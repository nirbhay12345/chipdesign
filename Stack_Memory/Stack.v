==> flow/design.v <==
module Stack 
#(parameter W = 8, H = 3)
(
    input wire [W-1:0] data_in,
    input wire clk, clear, en, rw,  
    output reg full, empty,
    output reg [W-1:0] data_out
);
    localparam bottom = 2**H-1;
    reg [W-1:0] stack_mem [0:2**H-1];
    reg [H-1:0] sp;  
    integer i;
    always @(sp) begin
        if (sp == bottom) begin 
            empty = 1'b1;
            full = 1'b0; 
        end
        else if (!sp) begin  
            empty = 1'b0;
            full = 1'b1;
        end 
        else begin  
            empty = 1'b0;
            full = 1'b0;
        end
    end
    always @(posedge clk) begin
        if(!en);
        else begin
            if(clear)begin  
                sp = bottom;
                for (i=0 ; i<2**H; i=i+1) begin
                    stack_mem[i] = 0;
                end
            end
            else begin
               if (full == 1'b0 && rw ==1'b1) begin  
                    stack_mem[sp] = data_in;
                    sp = sp - 1'b1;  
               end 
               else if (empty == 1'b0 && rw == 1'b0) begin  
                    data_out = stack_mem[sp];
                    stack_mem[sp] = 0;
                    sp = sp + 1'b1;  
               end
               else;
            end
        end
    end
endmodule
# [Step by step through the tools: Stack]
# What the tools print for Stack, step after step.
# Line numbers count from 1 in the design file above.
# Cell names lack the library's common part.
# A cell with n/a has no value.
[design] top="Stack" clock="clk" library="sky130hd" pvt_corner="tt_025C_1v80"

# [Word level]
# Counts by Yosys on the flattened word-level netlist (proc, flatten, opt, wreduce). Print and check cells are left out. Cells with the same type and inputs are merged into one.
[op_classes] n_addsub=2 mul=0 div=0 n_cmp=0 n_eq=7 shifts=0 mux=38 logic=5 n_reduce_logical=12
[op_table] operator="parallel mux 8 bit (select 2 bit)" count=16
[op_table] operator="two-way mux 8 bit" count=16
[op_table] operator="parallel mux 8 bit (select 8 bit)" count=1
[op_table] operator="OR reduction 7 bit" count=8
[op_table] operator="equality test 3 bit (second input constant)" count=4
[op_table] operator="equality test 3 x 2 -> 1 bit (second input constant)" count=2
[op_table] operator="two-way mux 3 bit" count=2
[op_table] operator="inverter 1 bit" count=5
[op_table] operator="AND reduction 4 bit" count=1
[op_table] operator="adder 3 x 1 -> 3 bit (second input constant)" count=1
[op_table] operator="subtractor 3 x 1 -> 3 bit (second input constant)" count=1
[op_table] operator="equality test 3 x 1 -> 1 bit (second input constant)" count=1
[op_table] operator="zero test 3 bit" count=1
[op_table] operator="two-way mux 1 bit" count=3
[op_table] operator="logical AND 1 bit" count=2
[bits] register_bits=75 latch_bits=0 mem_bits_rw=0 romBits=0 clocked_rd_ports_x_width=0 mem_count=0

# [Logic depth]
# Longest topological path by Yosys (ltp), each cell counted once; first at word level (registers and memories cut), then after technology mapping (sequential cells cut; the memories' decode and read muxes count).
[depth] ltp_word=7 ABC_AREA=1 depth_mapped=9 mapped_depth_nobuf=9

# [Mapped cells and area]
# Yosys stat after the flow's synthesis: flattened, memories mapped to cells. It holds for the ABC_AREA given above (unset counts as 0); a run with the other value may have another netlist.
[by_type] cell="edfxtp_1" count=75 type_area_um2=2252.16
[by_type] cell="nand2_1" count=70 type_area_um2=262.752
[by_type] cell="nor2_1" count=41 type_area_um2=153.898
[by_type] cell="nand3_1" count=25 type_area_um2=125.12
[by_type] cell="inv_1" count=29 type_area_um2=108.854
[by_type] cell="ha_1" count=7 type_area_um2=87.584
[by_type] cell="o21ai_0" count=14 type_area_um2=70.067
[by_type] cell="a21oi_1" count=9 type_area_um2=45.043
[by_type] cell="nand2_4" count=3 type_area_um2=33.782
[by_type] cell="buf_6" count=2 type_area_um2=22.522
[by_type] cell="nand3_2" count=2 type_area_um2=20.019
[by_type] cell="nor3_4" count=1 type_area_um2=16.266
[by_type] cell="buf_4" count=2 type_area_um2=15.014
[by_type] cell="inv_2" count=4 type_area_um2=15.014
[by_type] cell="nand2_2" count=2 type_area_um2=12.512
[by_type] cell="or2_4" count=1 type_area_um2=8.758
[by_type] cell="xnor2_1" count=1 type_area_um2=8.758
[by_type] cell="nand3b_1" count=1 type_area_um2=7.507
# Other cell types: 5; their cells: 5.
[mapped] stdcells=294 area_um2=3294.4 sequential_area_um2=2252.2 ff_cells=75 n_buf=5

# [Worst setup path after synthesis]
# OpenSTA on the mapped netlist: ideal clock, no wires. The path of least setup slack (recovery checks aside). Input and output delay are each 20% of the period. Register names are those of the netlist, which keeps one name where synthesis merged equal registers.
[synth_timing] kind="flip-flop to flip-flop" startpoint="register sp[0]" endpoint="register data_out[0]" clock_period_ps=5330 setup_ps=385 t_arrival_ps=2020 t_required_ps=4945 slack_ps=2924 delay_ps=2405 path_stages=6 synth_period_reached_ps=2406
# "delay_ps" = arrival - input delay + setup time.
# "path_stages" counts driving pins, that of a launching flip-flop among them; a cell with two outputs on the path counts twice.
# "synth_period_reached_ps" = period - worst setup slack (recovery checks aside). The figure is calculated, with input and output delays left at 20% of the set period.
# A register here has more assigning lines than the two given.
# Only ways into the end's enable, where the timed path ends, are counted here.
[synth_between] path_cell_list="edfxtp_1 > ha_1 > ha_1 > buf_6 > or2_4 > nor3b_1" cells_between=11 classes_between="1 x eq/ne; 3 x mux; 3 x logic; 4 x reduce/logical"
[synth_lines] element="start: declaration" line_no=11 source="reg [H-1:0] sp;"
[synth_lines] element="start: assignment" line_no=31 source="sp = bottom;"
[synth_lines] element="start: assignment" line_no=39 source="sp = sp - 1'b1;"
[synth_lines] element="end: assignment" line_no=42 source="data_out = stack_mem[sp];"
[synth_lines] element="end: declaration" line_no=7 source="output reg [W-1:0] data_out"
# No chain of elaborated cells between the ends is given.
# Nets of the timed path that keep an RTL name, with a line that drives or declares them; the list need not be complete.
[synth_nets] net="empty" line_no=14 source="if (sp == bottom) begin"

# [Path in the finished layout]
# Path of least setup slack in the final report of flow run A (OpenROAD, finished layout, wires in). Where an end is a register, its clock arrival counts in the times.
# The report prints the path's times to 10 ps; the period is as set.
[layout_timing] kind="flip-flop to output port" startpoint="register sp[0]" endpoint="output port full" clock_period_ps=3470 out_delay_ps=690 t_arrival_ps=2000 t_required_ps=2780 slack_ps=780 path_stages=7
# The rows between start and end are the longest chain of elaborated cells between them; the timing report does not say that the signal goes this way. Where chains are equally long, one stands for them.
# A line is the first line of the expression or statement that the cell stems from. Yosys adds cells for indexed reads and writes and turns some case tables into memories.
# A register here has more assigning lines than the two given.
[layout_between] path_cell_list="edfxtp_1 > ha_4 > ha_1 > inv_1 > nand3_2 > inv_1 > clkdlybuf4s50_1" elab_chain_len=3 cells_between=4 classes_between="1 x eq/ne; 2 x mux; 1 x reduce/logical"
[layout_lines] element="start: declaration" line_no=11 source="reg [H-1:0] sp;"
[layout_lines] element="start: assignment" line_no=31 source="sp = bottom;"
[layout_lines] element="start: assignment" line_no=39 source="sp = sp - 1'b1;"
[layout_lines] element="zero test 3 bit" line_no=18 source="else if (!sp) begin"
[layout_lines] element="two-way mux 1 bit" line_no=18
[layout_lines] element="two-way mux 1 bit" line_no=14 source="if (sp == bottom) begin"
[layout_lines] element="end: declaration" line_no=6 source="output reg full, empty,"

# Measured data: module Stack, platform sky130hd, 2 stored runs of the flow under differing settings, order arbitrary. Input and output delays are each 20% of the period that was set; the output load is 0.01 pF.
# "achieved_clock_period_ps" = clock period - worst setup slack. The figure is calculated, with input and output delays left at 20% of the set period.
# "worstPathTime_ps": the worst setup path's part of the clock period (all of it between registers, 20% less for each end at a port) less its slack. A launch clock that arrives late makes it longer, a capture clock that arrives late makes it shorter.
# "total_power_w" is the tool's figure for a default switching activity; nothing was simulated.
# "worstPathTime_ps" is given in steps of 10 ps.
run="flow run A" settings period_ns=3.47 CORE_UTILIZATION=42 SETUP_SLACK_MARGIN=0.9 PLACE_DENSITY_LB_ADDON=0.27 CORE_ASPECT_RATIO=1.72 CELL_PAD_IN_SITES_DETAIL_PLACEMENT=2 TNS_END_PERCENT=60 ABC_AREA=1 GPL_TIMING_DRIVEN=0 CTS_CLUSTER_DIAMETER=368 CAP_MARGIN=20 CORE_MARGIN=2 SLEW_MARGIN=20
run="flow run A" results synthesis_area_um2=3294.4 die_footprint_um2=8594.3 final_cell_area_um2=3976.3 fin_util_pct=51.8 timing.setup.ws_ps=778 tns_setup_ps=0 ws_hold_ps=553 total_power_w=0.002314 achieved_clock_period_ps=2692 worstPathTime_ps=2000 critical_path_type="flip-flop to output port"
run="flow run B" settings period_ns=2.8 CORE_UTILIZATION=22 SETUP_SLACK_MARGIN=-0.27 PLACE_DENSITY_LB_ADDON=0.19 TNS_END_PERCENT=40 CTS_CLUSTER_SIZE=25 CAP_MARGIN=10 SLEW_MARGIN=40 MIN_ROUTING_LAYER="met2" CORE_MARGIN=2
run="flow run B" results synthesis_area_um2=3161.8 die_footprint_um2=15346.3 final_cell_area_um2=3972.6 fin_util_pct=28.5 timing.setup.ws_ps=-129 tns_setup_ps=-129 ws_hold_ps=624 total_power_w=0.002821 achieved_clock_period_ps=2929 worstPathTime_ps=2370 critical_path_type="flip-flop to output port"
